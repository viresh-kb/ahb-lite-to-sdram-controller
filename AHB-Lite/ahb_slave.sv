==> flow/design.v <==
module AHB_slave (
    input         HRESETn,
    input         HCLK,
    input  [7:0]  HADDR,
    input  [1:0]  HTRANS,
    input         HWRITE,
    input  [2:0]  HSIZE,
    input  [2:0]  HBURST,
    input  [31:0] HWDATA,
    output reg [40:0] DATA_to_WriteFIFO,
    output reg        WriteFIFO_wr_en,
    input             WriteFIFO_full,
    input      [31:0] DATA_from_ReadFIFO,
    output reg        ReadFIFO_rd_en,
    input             ReadFIFO_empty,
    output reg [31:0] HRDATA,
    output wire       HRESP,    
    output            HREADY
);
localparam IDLE = 2'b00, BUSY = 2'b01, NON_SEQ = 2'b10, SEQ = 2'b11;
reg [1:0] state;
reg [31:0] fifo_data_fetch;
reg        fifo_rd_en_d;
reg        done;  
function [31:0] align_data;
    input [31:0] HWDATA;
    input [2:0]  HSIZE;
    begin
        case (HSIZE)
            3'b000: align_data = {24'b0, HWDATA[7:0]};     
            3'b001: align_data = {16'b0, HWDATA[15:0]};    
            3'b010: align_data = HWDATA;                   
            default: align_data = 32'h0;
        endcase
    end
endfunction
assign HREADY = 1'b1;
assign HRESP = done;  
wire wr_en = (HWRITE == 1'b1) && (HREADY == 1'b1) && ((state == NON_SEQ) || (state == SEQ));
wire rd_en = (HWRITE == 1'b0) && (HREADY == 1'b1) && ((state == NON_SEQ) || (state == SEQ));
always @(posedge HCLK or negedge HRESETn) begin
    if (~HRESETn) begin
        state <= IDLE;
    end else begin
        case (state)
            IDLE: begin
                if (HTRANS == 2'b10)
                    state <= NON_SEQ;
                else
                    state <= IDLE;
            end
            NON_SEQ: begin
                case (HTRANS)
                    2'b11: state <= SEQ;
                    2'b01: state <= BUSY;
                    2'b00: state <= IDLE;
                    default: state <= NON_SEQ;
                endcase
            end
            SEQ: begin
                if (HTRANS == 2'b01)
                    state <= BUSY;
                else if (HTRANS == 2'b00)
                    state <= IDLE;
                else
                    state <= SEQ;
            end
            BUSY: begin
                if (HTRANS == 2'b11)
                    state <= SEQ;
                else
                    state <= BUSY;
            end
            default: state <= IDLE;
        endcase
    end
end
always @(posedge HCLK or negedge HRESETn) begin
    if (~HRESETn) begin
        DATA_to_WriteFIFO <= 41'h0;
        WriteFIFO_wr_en   <= 1'b0;
        ReadFIFO_rd_en    <= 1'b0;
        HRDATA            <= 32'h0;
        fifo_data_fetch   <= 32'h0;
        fifo_rd_en_d      <= 1'b0;
        done              <= 1'b0;
    end else begin
        WriteFIFO_wr_en <= 1'b0;
        ReadFIFO_rd_en  <= 1'b0;
        done            <= 1'b0;  
        if (wr_en) begin
            if (!WriteFIFO_full) begin
                DATA_to_WriteFIFO <= {1'b1, HADDR[0], HADDR[7:1], align_data(HWDATA, HSIZE)};
                WriteFIFO_wr_en <= 1'b1;
            end else begin
                done <= 1'b1;  
            end
        end else if (rd_en) begin
            if (!WriteFIFO_full && !ReadFIFO_empty) begin
                DATA_to_WriteFIFO <= {1'b0, HADDR[0], HADDR[7:1], 32'b0};
                WriteFIFO_wr_en <= 1'b1;
                ReadFIFO_rd_en <= 1'b1;
                fifo_rd_en_d <= 1'b1; 
            end else begin
                done <= 1'b1;  
            end
        end
        if (fifo_rd_en_d) begin
            fifo_data_fetch <= DATA_from_ReadFIFO;
        end
        HRDATA <= fifo_data_fetch;
        fifo_rd_en_d <= 1'b0;
    end
end
endmodule
From RTL to reports: AHB_slave
What the tools print for AHB_slave, step after step. Lines are those of the file above, counted from 1. Operators: Yosys type, input widths -> output width; for muxes data width and select width s. A cell with -- has no value.

Top module: AHB_slave. Clock: HCLK. Cell library: sky130hd. Library corner: tt_025C_1v80.

After elaboration
Yosys after proc, flatten, opt, wreduce and memory -nomap, before mapping. Memory bits, and registers merged into a memory's read port (data or address), are not among the register bits. Print and check cells are not counted. Equal cells are merged and count once.

Bits in registers: 46. Under bits in latches stands 0. Under memory bits (writable) stands 0. Under memory bits (read-only) stands 0. For word width x clocked read ports the number is 0. The entry for memory cells reads 0. The entry for input bits reads 85. For output and inout bits the number is 77. The figure for cells after elaboration is 47.

For add/sub/neg operators the number is 0. $mul: 0. The figure for divide/modulo/power cells is 0. The figure for order comparisons is 0. For equality and inequality tests the number is 9. Shifts and indexed selects: 0. Mux-type cells: 20. Bitwise gates (word level): 1. Reductions and logical operators: 12.

Operators by type and width (count): $mux 41 (4); $pmux 32 s3 (1); $mux 1 (9); $eq 2x2->1 const B (4); $pmux 2 s4 (1); $mux 2 (4); $pmux 2 s3 (1); $eq 2x1->1 const B (2); $logic_not 2->1 (2); $reduce_bool 2->1 (2); $logic_and 1x1->1 (3); $eq 3x1->1 const B (1); $eq 3x2->1 const B (1); $logic_not 3->1 (1); $reduce_and 3->1 (1); $logic_not 1->1 (2); $ne 2x2->1 const B (1); $logic_or 1x1->1 (1); $not 1->1 (1).

Depth
Depth = most cells in a row (Yosys ltp): at word level without a register or memory, in the mapped netlist without a sequential cell, where the memories' decode and read muxes count.

Word-level depth: 5. Under ABC_AREA stands 0. The entry for gate-level depth with buffers reads 5.

Netlist
Yosys stat after the flow's synthesis: flattened, memories mapped to cells. It holds for the ABC_AREA given above (unset counts as 0); a run with the other value may have another netlist. Totals and module areas in this step are rounded.

Cells in the netlist: 155. Synthesis area: 2080 um^2. Area of sequential cells: 1200 um^2. The entry for flip-flops reads 48. The figure for buffer cells is 39.

Cells by type: sky130_fd_sc_hd__dfrtp_1 (count 47, total area 1.18E+03 um^2); sky130_fd_sc_hd__a22o_1 (count 32, total area 280.269 um^2); sky130_fd_sc_hd__buf_4 (count 34, total area 255.245 um^2); sky130_fd_sc_hd__mux2_4 (count 7, total area 105.101 um^2); sky130_fd_sc_hd__dfstp_2 (count 1, total area 26.275 um^2); sky130_fd_sc_hd__nor2_1 (count 7, total area 26.275 um^2); sky130_fd_sc_hd__buf_6 (count 2, total area 22.522 um^2); sky130_fd_sc_hd__nor4_4 (count 1, total area 21.27 um^2); sky130_fd_sc_hd__o21bai_4 (count 1, total area 18.768 um^2); sky130_fd_sc_hd__a2bb2oi_1 (count 2, total area 17.517 um^2); sky130_fd_sc_hd__buf_2 (count 3, total area 15.014 um^2); sky130_fd_sc_hd__inv_1 (count 4, total area 15.014 um^2); sky130_fd_sc_hd__a211oi_2 (count 1, total area 12.512 um^2); sky130_fd_sc_hd__mux2_2 (count 1, total area 11.261 um^2); sky130_fd_sc_hd__nor3_2 (count 1, total area 10.01 um^2); sky130_fd_sc_hd__o211a_1 (count 1, total area 10.01 um^2); sky130_fd_sc_hd__o21ai_0 (count 2, total area 10.01 um^2); sky130_fd_sc_hd__xnor2_1 (count 1, total area 8.758 um^2).

Other cell types: 6; their cells: 7.

Timing after synthesis
Path of least setup slack by OpenSTA after synthesis, without wires, with an ideal clock, recovery checks aside; 20% of the period is set as input and as output delay. Where synthesis merged equal registers, the netlist keeps one of their names.

Path type: flip-flop to flip-flop. Start: reg state. End: reg DATA_to_WriteFIFO[32]. The entry for clock period reads 1320 ps. The entry for launch time at the first pin reads 0 ps. The entry for arrival reads 1305 ps. Required time: 1195 ps. Setup slack: -110 ps. Path delay: 1430 ps. The figure for stages is 6. Under buffers on the path stands 2. The figure for period reached after synthesis is 1430 ps.

"path delay" = arrival - input delay + setup time. "stages": output pins that drive a net of the path, with the launching flip-flop's if there is one; two outputs of one cell count as two. "period reached after synthesis" = period - worst setup slack (recovery checks aside). The figure is calculated, with input and output delays left at 20% of the set period. Where an end lacks its bit number, it is one bit of the signal, or one of the new flip-flops if synthesis recoded a state register. Between the ends stands the longest chain of elaborated cells between them, by number of cells; it is not shown to be the way that was timed. Of several equally long chains one is given. Each line given opens the expression or statement behind the cell; cells for indexed reads and writes are added by Yosys, which also makes memories of some case tables. A register here has more assigning lines than the two given.

Cells stage by stage: sky130_fd_sc_hd__dfrtp_1 -> sky130_fd_sc_hd__o21bai_4 -> sky130_fd_sc_hd__or2_1 -> sky130_fd_sc_hd__buf_6 -> sky130_fd_sc_hd__buf_6 -> sky130_fd_sc_hd__mux2_4. The entry for length of the longest elaborated chain reads 5. The entry for elaborated cells between the ends (all ways) reads 11. Those cells by class: eq/ne: 3; mux: 2; reduce/logical: 6.

RTL lines, path after synthesis: start: declaration (line 21) `reg [1:0] state;`; start: assignment (line 43) `state <= IDLE;`; start: assignment (line 48) `state <= NON_SEQ;`; $eq 2x2->1 (line 40) `wire rd_en = (HWRITE == 1'b0) && (HREADY == 1'b1) && ((state == NON_SEQ) || (state == SEQ));`; $logic_or 1x1->1 (line 40); $logic_and 1x1->1 (line 40); $mux 41 (line 98) `end else if (rd_en) begin`; $mux 41 (line 91) `if (wr_en) begin`; end: assignment (line 93) `DATA_to_WriteFIFO <= {1'b1, HADDR[0], HADDR[7:1], align_data(HWDATA, HSIZE)};`; end: assignment (line 100) `DATA_to_WriteFIFO <= {1'b0, HADDR[0], HADDR[7:1], 32'b0};`; end: declaration (line 10) `output reg [40:0] DATA_to_WriteFIFO,`.

Timing after layout
From the final timing report of run 1: the path of least setup slack in the routed layout; clock arrival at registers is part of the times. The path's times are printed in steps of 10 ps; the period is the one set.

Path type: flip-flop to output port. Start: reg DATA_to_WriteFIFO[8]. End: out DATA_to_WriteFIFO[8]. The entry for clock period reads 1620 ps. The entry for external output delay reads 320 ps. The entry for launch time at the first pin reads 290 ps. The entry for arrival reads 1210 ps. Required time: 1300 ps. Setup slack: 80 ps. The figure for stages is 2. Under buffers on the path stands 1.

A register here has more assigning lines than the two given.

Cells stage by stage: sky130_fd_sc_hd__dfrtp_1 -> sky130_fd_sc_hd__clkdlybuf4s50_1. The entry for length of the longest elaborated chain reads 0. The entry for elaborated cells between the ends (all ways) reads 0. For source lines of those cells the number is 0.

RTL lines, path after layout: start: declaration (line 10) `output reg [40:0] DATA_to_WriteFIFO,`; start: assignment (line 93) `DATA_to_WriteFIFO <= {1'b1, HADDR[0], HADDR[7:1], align_data(HWDATA, HSIZE)};`; start: assignment (line 100) `DATA_to_WriteFIFO <= {1'b0, HADDR[0], HADDR[7:1], 32'b0};`; end: declaration (line 10).

Lab notebook: AHB_slave

Measured results for AHB_slave: 2 stored runs of the Yosys and OpenROAD flow on sky130hd. The settings differ; the order carries no meaning. The constraints put input and output delay at 20% of the set period each and load the outputs with 0.01 pF. "period achieved": clock period set for the run, less the worst setup slack. It is reckoned from that one timing run; input and output delays stay at 20% of the period that was set. "allowed time less slack (worst setup path)" is the time allowed to the run's worst setup path (the clock period less input and output delay, where it has them) less its slack. Clock arrival times count: a late capture clock shortens it, a late launch clock lengthens it. "overall power" is the tool's figure for a default switching activity; nothing was simulated. "allowed time less slack (worst setup path)" is known to 10 ps. The results are shown rounded.

Files of run 1:
==> flow/run.sh <==
#!/bin/bash
# the make line also repeats the synthesis and layout settings of config.mk as NAME=value (left out here)
make -C /OpenROAD-flow-scripts/flow DESIGN_CONFIG=/design/flow/config.mk WORK_HOME=/design/flow/orfs CLKGATE_MAP_FILE= finish
==> flow/config.mk <==
export PLATFORM = sky130hd
export DESIGN_NAME = AHB_slave
export DESIGN_NICKNAME = AHB_slave
export VERILOG_FILES = /design/flow/design.v
export SDC_FILE = /design/flow/constraint.sdc
export NUM_CORES = 4
export LEC_CHECK = 0
export CAP_MARGIN = 20
export CORE_MARGIN = 2
export CORE_UTILIZATION = 40
export SLEW_MARGIN = 20
==> flow/constraint.sdc <==
create_clock -name core_clock -period 1.62 [get_ports {HCLK}]
set_input_delay 0.3240 -clock core_clock [delete_from_list [all_inputs] [get_ports {HCLK}]]
set_output_delay 0.3240 -clock core_clock [all_outputs]
set_load 0.01 [all_outputs]

Results of run 1. The allowed time less slack (worst setup path) comes to 1210 ps. Worst setup path kind: flip-flop to output port. The measured smallest setup slack is 84 ps. The period achieved comes to 1536 ps. The area of the standard cells in the finished layout stands at 3170 um^2. The area of the synthesized netlist stands at 2080 um^2. For the die area the run shows 5800 um^2. The measured overall power is 3.73 mW. The utilization of the finished layout comes to 62.5 %. For the worst hold slack after layout the run shows 505 ps. The measured total negative slack is 0 ps.

Files of run 2:
==> flow/run.sh <==
#!/bin/bash
# the make line also repeats the synthesis and layout settings of config.mk as NAME=value (left out here)
make -C /OpenROAD-flow-scripts/flow DESIGN_CONFIG=/design/flow/config.mk WORK_HOME=/design/flow/orfs CLKGATE_MAP_FILE= finish
==> flow/config.mk <==
export PLATFORM = sky130hd
export DESIGN_NAME = AHB_slave
export DESIGN_NICKNAME = AHB_slave
export VERILOG_FILES = /design/flow/design.v
export SDC_FILE = /design/flow/constraint.sdc
export NUM_CORES = 4
export LEC_CHECK = 0
export CAP_MARGIN = 20
export CELL_PAD_IN_SITES_DETAIL_PLACEMENT = 2
export CORE_MARGIN = 5
export CORE_UTILIZATION = 22
export SETUP_SLACK_MARGIN = 0.25
export SLEW_MARGIN = 35
export TNS_END_PERCENT = 45
==> flow/constraint.sdc <==
create_clock -name core_clock -period 1.44 [get_ports {HCLK}]
set_input_delay 0.2880 -clock core_clock [delete_from_list [all_inputs] [get_ports {HCLK}]]
set_output_delay 0.2880 -clock core_clock [all_outputs]
set_load 0.01 [all_outputs]

Results of run 2. The allowed time less slack (worst setup path) comes to 1390 ps. Worst setup path kind: flip-flop to flip-flop. The measured smallest setup slack is 49 ps. The period achieved comes to 1391 ps. The area of the standard cells in the finished layout stands at 3340 um^2. The area of the synthesized netlist stands at 2080 um^2. For the die area the run shows 11500 um^2. The measured overall power is 4.35 mW. The utilization of the finished layout comes to 36.2 %. For the worst hold slack after layout the run shows 394 ps. The measured total negative slack is 0 ps.
